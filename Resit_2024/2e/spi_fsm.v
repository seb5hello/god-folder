==> flow/design.v <==
module spi_fsm( input clk,
                input reset,
                input [1:0] mode,
                input cs,
                input sclk,
                output sample,
                output shift);
    parameter RESET = 'd0;
    parameter CS = 'd1;
    parameter MODE = 'd2;
    parameter FIRST1 = 'd3;
    parameter FIRST3 = 'd4;
    parameter LAST1 = 'd5;
    parameter LAST3 = 'd6;
    parameter WAIT_LO1 = 'd7;
    parameter WAIT_LO0 = 'd8;
    parameter WAIT_LO2 = 'd9;
    parameter WAIT_LO3 = 'd10;
    parameter WAIT_HI0 = 'd11;
    parameter WAIT_HI1 = 'd12;
    parameter WAIT_HI2 = 'd13;
    parameter WAIT_HI3 = 'd14;
    parameter SHIFT0 = 'd15;
    parameter SHIFT1 = 'd16;
    parameter SHIFT2 = 'd17;
    parameter SHIFT3 = 'd18;
    parameter SAMPLE0 = 'd19;
    parameter SAMPLE1 = 'd20;
    parameter SAMPLE2 = 'd21;
    parameter SAMPLE3 = 'd22;
    reg [4:0] state, state_next;
    assign sample = (state == SAMPLE0 | state == SAMPLE1 | state == SAMPLE2 | state == SAMPLE3 );
    assign shift = (state == SHIFT0 | state == SHIFT1 | state == SHIFT2 | state == SHIFT3 );
    always @(posedge clk)begin
        if(reset) begin
            state <= RESET;
        end else begin
            state <= state_next;
        end
    end
    always @(*)begin
        state_next = state;
        case(state)
            RESET: begin
                state_next = CS;
            end
            CS: begin
                if(cs == 1) begin
                    state_next = MODE;
                end
            end
            MODE: begin
                if(mode == 'b01 && cs == 0 && sclk == 0) begin
                    state_next = FIRST1;
                end else if(mode == 'b00 && cs == 0 && sclk == 0) begin
                    state_next = WAIT_LO0;
                end else if(mode == 'b11 && cs == 0 && sclk == 1) begin
                    state_next = FIRST3;
                end else if(mode == 'b10 && cs == 0 && sclk == 1) begin
                    state_next = WAIT_HI2;
                end
            end
            FIRST1: state_next = (sclk == 1)? WAIT_HI1:state ;
            WAIT_HI1: state_next = (sclk == 0)? SAMPLE1:state ;
            SAMPLE1: state_next = WAIT_HI1;
            WAIT_LO1: begin
                if(cs == 0 && sclk == 1) begin
                    state_next = SHIFT1;
                end else if(cs == 1) begin
                    state_next = LAST1;
                end
            end
            SHIFT1: state_next = WAIT_HI1;
            LAST1: state_next = (cs == 1)? MODE:state ;
            WAIT_LO0: begin
                if(sclk == 1 && cs == 0) begin
                    state_next = SAMPLE0;
                end else if(cs == 1) begin
                    state_next = MODE;
                end
            end
            SAMPLE0: state_next = WAIT_HI0;
            WAIT_HI0: state_next = (sclk == 0)? SHIFT0:state ;
            SHIFT0: state_next = WAIT_LO0;
            FIRST3: state_next = (sclk == 0)? WAIT_LO3:state ;
            WAIT_LO3: state_next = (sclk == 1)? SAMPLE3:state ;
            SAMPLE3: state_next = WAIT_HI3;
            WAIT_HI3:  begin
                if(cs == 0 && sclk == 0) begin
                    state_next = SHIFT3;
                end else if(cs == 1) begin
                    state_next = LAST3;
                end
            end
            SHIFT3: state_next = WAIT_LO3;
            LAST3: state_next = (cs == 1)? MODE:state ;
            WAIT_HI2: begin
                if(sclk == 0 && cs == 0) begin
                    state_next = SAMPLE2;
                end else if(cs == 1) begin
                    state_next = MODE;
                end
            end
            SAMPLE2: state_next = WAIT_LO2;
            WAIT_LO2: state_next = (sclk == 1)? SHIFT2:state ;
            SHIFT2: state_next = WAIT_HI2;
            default: begin 
                state_next = RESET;
            end
        endcase   
    end
endmodule
Step by step through the tools: spi_fsm:

What the tools print for spi_fsm, step after step.
Lines are those of the file above, counted from 1.
Cell names lack the library's common part.
The mark - stands for no value.

* top module: spi_fsm
* clock input: clk
* library: sky130hd
* library corner: tt_025C_1v80

Elaborated design:

Yosys after proc, flatten, opt, wreduce and memory -nomap, before mapping. Memory bits, and registers merged into a memory's read port (data or address), are not among the register bits. Print and check cells are not counted. Equal cells are merged and count once.

* add/sub/neg operators: 0
* multipliers: 0
* div/mod/pow operators: 0
* order comparisons: 0
* equality and inequality tests: 35
* shifts and indexed selects: 0
* mux-type cells: 19
* bitwise logic cells: 8
* reduce/logical cells: 15

Operators with widths (count)
* parallel mux 5 bit (select 21 bit): 1
* two-way mux 5 bit: 18
* == test 5 x 4 -> 1 bit with constant B: 8
* == test 5 bit with constant B: 7
* == test 5 x 3 -> 1 bit with constant B: 4
* != test 2 bit with constant B: 6
* logical AND 1 bit: 10
* AND reduction 10 bit: 1
* == test 5 x 2 -> 1 bit with constant B: 2
* OR 1 bit: 6
* != test 3 bit with constant B: 2
* == test 5 x 1 -> 1 bit with constant B: 1
* != test 5 bit with constant B: 1
* zero test 5 bit: 1
* == test 2 bit with constant B: 2
* OR reduction 2 bit: 2
* inverter 1 bit: 2
* == test 2 x 1 -> 1 bit with constant B: 1
* != test 2 x 1 -> 1 bit with constant B: 1
* zero test 2 bit: 1

* register bits after elaboration: 5
* bits in latches: 0
* memory bits (writable): 0
* ROM bits: 0
* clocked read ports x word width: 0
* memories: 0
* output and inout bits: 2
* elaborated cells: 78

Longest topological paths:

Yosys ltp: most cells in a row. Word level: on the elaborated netlist, between registers, memories and ports. Mapped: between sequential cells and ports; inverters and the memories' decode and read muxes count.

* depth in word-level cells: 8
* ABC_AREA: 0
* gate-level depth with buffers: 7
* depth with buffers taken out: 5

Mapped cells and area:

Yosys stat after the flow's synthesis: flattened, memories mapped to cells. It holds for the ABC_AREA given above (unset counts as 0); a run with the other value may have another netlist.
The area totals of this step are shown rounded.

Cells by type
* dfxtp_1: count 5, area in all 100.096 µm²
* nand2b_1: count 9, area in all 56.304 µm²
* a21oi_1: count 10, area in all 50.048 µm²
* buf_4: count 5, area in all 37.536 µm²
* nand2_1: count 9, area in all 33.782 µm²
* o22ai_1: count 5, area in all 31.28 µm²
* nand3_1: count 6, area in all 30.029 µm²
* a2111oi_4: count 1, area in all 27.526 µm²
* xnor2_1: count 3, area in all 26.275 µm²
* buf_6: count 2, area in all 22.522 µm²
* buf_2: count 4, area in all 20.019 µm²
* mux2i_1: count 2, area in all 20.019 µm²
* o21ai_0: count 4, area in all 20.019 µm²
* nor2_1: count 5, area in all 18.768 µm²
* a22o_1: count 2, area in all 17.517 µm²
* o41ai_1: count 2, area in all 17.517 µm²
* a211oi_1: count 2, area in all 15.014 µm²
* and2b_1: count 2, area in all 15.014 µm²

Other cell types: 27; their cells: 35.

* cell count: 113
* synthesis area: 808.3 µm²
* area of sequential cells: 100.1 µm²
* flip-flops: 5

Worst setup path after synthesis:

Source: OpenSTA report_checks on the synthesized netlist (no wires, ideal clock, input and output delay 20% of the period each), path of least setup slack; recovery checks are left aside. Register names are those of the netlist, which keeps one name where synthesis merged equal registers.

* path type: reg2reg
* from: register state[1]
* to: register state[3]
* clock period: 1850 ps
* time at the first pin: 0 ps
* arrival time: 1394 ps
* data required time: 1734 ps
* slack: 340 ps
* delay of the path: 1510 ps
* driving pins on the path: 8
* path buffers: 2
* period reached after synthesis: 1510 ps

"delay of the path" = arrival - input delay + setup time.
"driving pins on the path": output pins that drive a net of the path, with the launching flip-flop's if there is one; two outputs of one cell count as two.
"period reached after synthesis" = period - worst setup slack (recovery checks aside). The figure is calculated, with input and output delays left at 20% of the set period.
Between the ends stands the longest chain of elaborated cells between them, by number of cells; it is not shown to be the way that was timed. Of several equally long chains one is given.
Each line given opens the expression or statement behind the cell; cells for indexed reads and writes are added by Yosys, which also makes memories of some case tables.

* path through: dfxtp_1 -> buf_4 -> nand2_4 -> a2111oi_4 -> a32oi_1 -> and2_4 -> buf_6 -> a31o_1
* cells in the longest elaborated chain: 4
* elaborated cells between the ends (all ways): 37

RTL lines, path after synthesis
* start, declared: line 31 `reg [4:0] state, state_next;`
* start, assigned: line 36 `state <= RESET;`
* start, assigned: line 38 `state <= state_next;`
* == test 5 x 3 -> 1 bit: line 43 `case(state)`
* OR reduction 2 bit
* != test 2 x 1 -> 1 bit
* AND reduction 10 bit
* end, assigned: line 36
* end, assigned: line 38
* end, declared: line 31

spi_fsm: 2 stored runs of the Yosys and OpenROAD flow on sky130hd. The settings differ; the order carries no meaning. The constraints put input and output delay at 20% of the set period each and load the outputs with 0.01 pF.

### Record 1

Settings: `period_ns=1.64`, `CORE_UTILIZATION=51`, `SETUP_SLACK_MARGIN=0.02`, `PLACE_DENSITY_LB_ADDON=0.19`, `HOLD_SLACK_MARGIN=0.23`, `CELL_PAD_IN_SITES_DETAIL_PLACEMENT=2`, `CTS_CLUSTER_SIZE=86`, `CAP_MARGIN=35`, `MIN_ROUTING_LAYER=met1`, `CORE_MARGIN=2`, `SLEW_MARGIN=20`

Incomplete, placement halted on DPL-0033.

### Record 2

Settings: `period_ns=1.52`, `CORE_UTILIZATION=67`, `SETUP_SLACK_MARGIN=0.05`, `PLACE_DENSITY=0.77`, `HOLD_SLACK_MARGIN=0.14`, `CORE_ASPECT_RATIO=0.98`, `CELL_PAD_IN_SITES_GLOBAL_PLACEMENT=0`, `GPL_ROUTABILITY_DRIVEN=0`, `CTS_CLUSTER_DIAMETER=164`, `CAP_MARGIN=25`, `MIN_ROUTING_LAYER=met2`, `CORE_MARGIN=2`, `SLEW_MARGIN=20`

Incomplete, clock tree synthesis halted on DPL-0038.
